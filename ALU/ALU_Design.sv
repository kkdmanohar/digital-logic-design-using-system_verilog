==> flow/design.v <==
package alu_package;
	parameter IN_WIDTH = 16;
	parameter OUT_WIDTH = 32;
	parameter OP_WIDTH = 3;
	parameter NUM_OF_OP = 5;
	typedef enum logic[OP_WIDTH - 1 : 0] {
		NO_OP = 3'b000,
		ADD = 3'b001,
		SUB = 3'b010,
		XOR = 3'b011,
		MUL = 3'b100,
		AND = 3'b101
	} ALU_OP;
endpackage
import alu_package::*;
module alu_design(clock,reset,A,B,start_op,op_sel,result,end_op);
	input logic clock,reset;
	input logic [IN_WIDTH - 1 : 0] A;
	input logic [IN_WIDTH - 1 : 0] B;
	input logic start_op;
	input [OP_WIDTH - 1 : 0] op_sel;
	output logic [OUT_WIDTH - 1 : 0] result;
	output logic end_op;
	logic [OUT_WIDTH - 1 : 0] mul_done1,mul_done2;
	int counter;
	always_ff @(posedge clock or posedge reset)
	begin
		if(reset) begin
			result <= 0;
			end_op <= 0;
			counter <= 0;
			mul_done1 <= 0;
			mul_done2 <= 0;
		end
		else if(start_op) begin
			unique case(op_sel)
				3'b000	:	begin
								result <= 0;
								end_op <= 1;
							end
				3'b001		:	begin
								result <= A + B;
								end_op <= 1;
							end
				3'b010		:	begin
								result <= A - B;
								end_op <= 1;
							end
				3'b011		:	begin
								result <= A ^ B;
								end_op <= 1;
							end
				3'b100		:	begin
								mul_done1 <= A * B;
								mul_done2 <= mul_done1;
								result <= mul_done2;
								if(counter >= 2) begin
									counter <= 0;
									end_op <= 1;
								end
								else begin
									counter = counter + 1;
									end_op <= 0;
								end
							end
				3'b101		:	begin
								result <= A & B;
								end_op <= 1;
							end
				default	:	begin
								result <= 0;
								end_op <= 0;
							end
			endcase
		end
		else begin
			result <= 0;
			end_op <= 0;
			counter <= 0;
			mul_done1 <= 0;
			mul_done2 <= 0;
		end
	end
endmodule
interface alu_if;
	logic clock,reset;
	logic [IN_WIDTH - 1 : 0] A;
	logic [IN_WIDTH - 1 : 0] B;
	logic start_op;
	logic [OP_WIDTH - 1 : 0] op_sel;
	logic [OUT_WIDTH - 1 : 0] result;
	logic end_op; 
endinterface 
# Reports on alu_design
# Tool output for the design above, in the order of the flow.
# Lines are those of the file above, counted from 1.
# Operators carry their Yosys type and port widths (W data, S select, Z words).
# Cell names lack the library's common part.
# Not given: n/a
[design]
top = "alu_design"
clk_port = "clock"
lib = "sky130hd"
corner = "tt_025C_1v80"

# Word level
# Source: Yosys, flattened and elaborated, memories not mapped. Widths are those after wreduce. Registers that Yosys merges into a memory's read port (data or address) are not register bits. Print and check cells do not count. Equal cells are merged and count once.
[bits]
inputBits = 38
out_inout_bits = 33
ff_bits = 129
[classes]
equal = 6
mux = 12
n_mul = 1
n_reduce_logical = 2
cmp = 1
addsub = 3
n_logic = 2
[ops]
columns = ["operator", "n"]
rows = [
  ["$mul A16 B16 Y32", 1],
  ["$mux W32", 8],
  ["$pmux W32 S5", 1],
  ["$add A32 B2 Y32 const B", 1],
  ["$ge A32 B3 Y1 const B", 1],
  ["$add A16 B16 Y17", 1],
  ["$sub A16 B16 Y17", 1],
  ["$and A16 B16 Y16", 1],
  ["$xor A16 B16 Y16", 1],
  ["$eq A3 B2 Y1 const B", 2],
  ["$eq A3 B3 Y1 const B", 2],
  ["$reduce_or A5 Y1", 1],
  ["$eq A3 B1 Y1 const B", 1],
  ["$logic_not A3 Y1", 1],
  ["$ne A2 B1 Y1 const B", 1],
  ["$pmux W1 S2", 1],
  ["$mux W1", 2],
]

# Depth
# Longest topological path by Yosys (ltp), each cell counted once; first at word level (registers and memories cut), then after technology mapping (sequential cells cut; the memories' decode and read muxes count).
[depth]
word_depth = 4
ABC_AREA = 1
mapped_depth = 28
depth_no_buf = 26

# Synthesis result
# Source: synth_stat.txt of the flow (Yosys; design flattened, memories mapped). It holds for the ABC_AREA given above (unset counts as 0); a run with the other value may have another netlist.
# The area totals of this step are shown rounded.
[mapped]
yosys_area_um2 = 16800
cells = 2312
flip_flops = 129
n_buf = 86
[by_type]
columns = ["type", "n"]
rows = [
  ["fa_1", 196],
  ["dfrtp_1", 129],
  ["nand2_1", 626],
  ["inv_1", 563],
  ["ha_1", 138],
  ["nor2_1", 131],
  ["a21oi_1", 97],
  ["nand3_1", 89],
  ["o21ai_0", 73],
  ["o22ai_1", 45],
  ["clkbuf_1", 67],
  ["xor2_1", 18],
  ["nand4_1", 25],
  ["nor3_1", 26],
  ["buf_2", 15],
  ["nand3b_1", 8],
  ["nor4_1", 6],
  ["a22o_1", 4],
]
# Other cell types: 31; their cells: 56.

# Timing after synthesis
# Path of least setup slack by OpenSTA after synthesis, without wires, with an ideal clock, recovery checks aside; 20% of the period is set as input and as output delay. Where synthesis merged equal registers, the netlist keeps one of their names.
[synth_path]
path_type = "in2reg"
start = "input port B[8]"
end = "register mul_done1[31]"
driving_pins = 23
launch_ns = 1.402
arrival_time_ns = 6.299
path_delay_ns = 5.014
in_delay_ns = 1.402
setup_slack_ns = 0.594
setup_time_ns = 0.117
tclk_ns = 7.01
period_less_setup_slack_ns = 6.416
# "path_delay_ns" is the arrival time less input delay plus setup time.
# "driving_pins": output pins that drive a net of the path, with the launching flip-flop's if there is one; two outputs of one cell count as two.
# "period_less_setup_slack_ns" = period - worst setup slack (recovery checks aside). The figure is calculated, with input and output delays left at 20% of the set period.
# Between the ends stands the longest chain of elaborated cells between them, by number of cells; it is not shown to be the way that was timed. Of several equally long chains one is given.
# A line is the first line of the expression or statement that the cell stems from. Yosys adds cells for indexed reads and writes and turns some case tables into memories.
# At most two assigning lines are given for a register; there are more.
[synth_via]
path_cell_list = "clkbuf_1 -> clkbuf_1 -> nand2_1 -> fa_1 -> inv_1 -> fa_1 -> inv_1 -> fa_1 -> inv_1 -> fa_1 -> fa_1 -> inv_1 -> fa_1 -> inv_1 -> ha_1 -> a21oi_1 -> o21ai_0 -> a21oi_1 -> nand2_1 -> nand2_1 -> nand3b_1 -> nand3_1 -> nand2_1"
elab_chain_len = 3
cone_cells = 3
cone_lines = 3
classes_between = "mul (1); mux (2)"
[synth_rtl]
columns = ["element", "line", "text"]
rows = [
  ["from (decl)", 19, "input logic [IN_WIDTH - 1 : 0] B;"],
  ["$mul A16 B16 Y32", 54, "mul_done1 <= A * B;"],
  ["$mux W32", 36, "unique case(op_sel)"],
  ["$mux W32", 35, "else if(start_op) begin"],
  ["to (assign)", 32, "mul_done1 <= 0;"],
  ["to (assign)", 54, ""],
  ["to (decl)", 24, "logic [OUT_WIDTH - 1 : 0] mul_done1,mul_done2;"],
]

# Worst path after layout
# Path of least setup slack in the final report of run 1 (OpenROAD, finished layout, wires in). Where an end is a register, its clock arrival counts in the times.
[layout_path]
path_type = "in2reg"
start = "input port B[4]"
end = "register mul_done1[14]"
launch_ns = 0.96
arrival_time_ns = 6.11
in_delay_ns = 0.96
tclk_ns = 4.79
driving_pins = 23
setup_slack_ns = -1.02
setup_time_ns = 0.13
# Between the ends stands the longest chain of elaborated cells between them, by number of cells; it is not shown to be the way that was timed. Of several equally long chains one is given.
# At most two assigning lines are given for a register; there are more.
[layout_via]
path_cell_list = "buf_8 -> buf_8 -> clkbuf_16 -> nand2_4 -> inv_2 -> fa_1 -> inv_2 -> fa_1 -> fa_1 -> inv_2 -> fa_1 -> fa_1 -> inv_1 -> fa_1 -> inv_2 -> ha_4 -> buf_4 -> nand2_4 -> o21ai_2 -> a21o_1 -> a21oi_1 -> o21ai_1 -> o21ai_1"
elab_chain_len = 3
cone_cells = 3
cone_lines = 3
classes_between = "mul (1); mux (2)"
[layout_rtl]
columns = ["element", "line", "text"]
rows = [
  ["from (decl)", 19, "input logic [IN_WIDTH - 1 : 0] B;"],
  ["$mul A16 B16 Y32", 54, "mul_done1 <= A * B;"],
  ["$mux W32", 36, "unique case(op_sel)"],
  ["$mux W32", 35, "else if(start_op) begin"],
  ["to (assign)", 32, "mul_done1 <= 0;"],
  ["to (assign)", 54, ""],
  ["to (decl)", 24, "logic [OUT_WIDTH - 1 : 0] mul_done1,mul_done2;"],
]

Stored flow runs of alu_design (2 of them; Yosys, OpenROAD, sky130hd). They differ in their settings and are not a sequence. Constraints: input delay and output delay 20% of the set period each, output load 0.01 pF.
"achieved_clock_period_ns" is the run's clock period less its worst setup slack. It is reckoned from that one timing run; input and output delays stay at 20% of the period that was set.
By "critical_path_time_ns" is meant the share of the clock period that the worst setup path is allowed (20% is reserved at inputs, 20% at outputs), minus its slack. Clock arrival times at its registers enter into it.
Measured values are rounded.

# run 1
==> flow/run.sh <==
#!/bin/bash
# the make line also repeats the synthesis and layout settings of config.mk as NAME=value (left out here)
make -C /OpenROAD-flow-scripts/flow DESIGN_CONFIG=/design/flow/config.mk WORK_HOME=/design/flow/orfs CLKGATE_MAP_FILE= finish
==> flow/config.mk <==
export PLATFORM = sky130hd
export DESIGN_NAME = alu_design
export DESIGN_NICKNAME = alu_design
export VERILOG_FILES = /design/flow/design.v
export SDC_FILE = /design/flow/constraint.sdc
export NUM_CORES = 4
export LEC_CHECK = 0
export ABC_AREA = 1
export CAP_MARGIN = 20
export CORE_MARGIN = 6
export CORE_UTILIZATION = 61
export CTS_CLUSTER_DIAMETER = 194
export GPL_TIMING_DRIVEN = 0
export PLACE_DENSITY_LB_ADDON = 0.24
export SLEW_MARGIN = 20
==> flow/constraint.sdc <==
create_clock -name core_clock -period 4.79 [get_ports {clock}]
set_input_delay 0.9580 -clock core_clock [delete_from_list [all_inputs] [get_ports {clock}]]
set_output_delay 0.9580 -clock core_clock [all_outputs]
set_load 0.01 [all_outputs]

==> run 1: results <==
worstSetupSlack_ns=-1.02
critical_path_time_ns=4.86
timing.worst_path_kind="in2reg"
setup_tns_ns=-19.6
timing.hold.ws_ns=0.480
finish.utilization_frac=0.781
die_area_um2=31600
post_synth_area_um2=16800
achieved_clock_period_ns=5.813
layout_stdcell_area_um2=21000

# run 2
==> flow/run.sh <==
#!/bin/bash
# the make line also repeats the synthesis and layout settings of config.mk as NAME=value (left out here)
make -C /OpenROAD-flow-scripts/flow DESIGN_CONFIG=/design/flow/config.mk WORK_HOME=/design/flow/orfs CLKGATE_MAP_FILE= finish
==> flow/config.mk <==
export PLATFORM = sky130hd
export DESIGN_NAME = alu_design
export DESIGN_NICKNAME = alu_design
export VERILOG_FILES = /design/flow/design.v
export SDC_FILE = /design/flow/constraint.sdc
export NUM_CORES = 4
export LEC_CHECK = 0
export CAP_MARGIN = 35
export CELL_PAD_IN_SITES_GLOBAL_PLACEMENT = 3
export CORE_ASPECT_RATIO = 0.8
export CORE_MARGIN = 2
export CORE_UTILIZATION = 23
export CTS_CLUSTER_DIAMETER = 363
export GPL_ROUTABILITY_DRIVEN = 1
export GPL_TIMING_DRIVEN = 0
export HOLD_SLACK_MARGIN = 0.26
export MAX_ROUTING_LAYER = met5
export PLACE_DENSITY_LB_ADDON = 0.13
export SETUP_SLACK_MARGIN = 2.17
export SLEW_MARGIN = 35
export TNS_END_PERCENT = 30
==> flow/constraint.sdc <==
create_clock -name core_clock -period 12.2 [get_ports {clock}]
set_input_delay 2.4400 -clock core_clock [delete_from_list [all_inputs] [get_ports {clock}]]
set_output_delay 2.4400 -clock core_clock [all_outputs]
set_load 0.01 [all_outputs]

==> run 2: results <==
timing.hold.ws_ns=0.483
finish.utilization_frac=0.269
layout_stdcell_area_um2=18600
critical_path_time_ns=7.23
timing.worst_path_kind="in2reg"
achieved_clock_period_ns=9.668
setup_tns_ns=0.000
die_area_um2=72200
post_synth_area_um2=16100
worstSetupSlack_ns=2.53
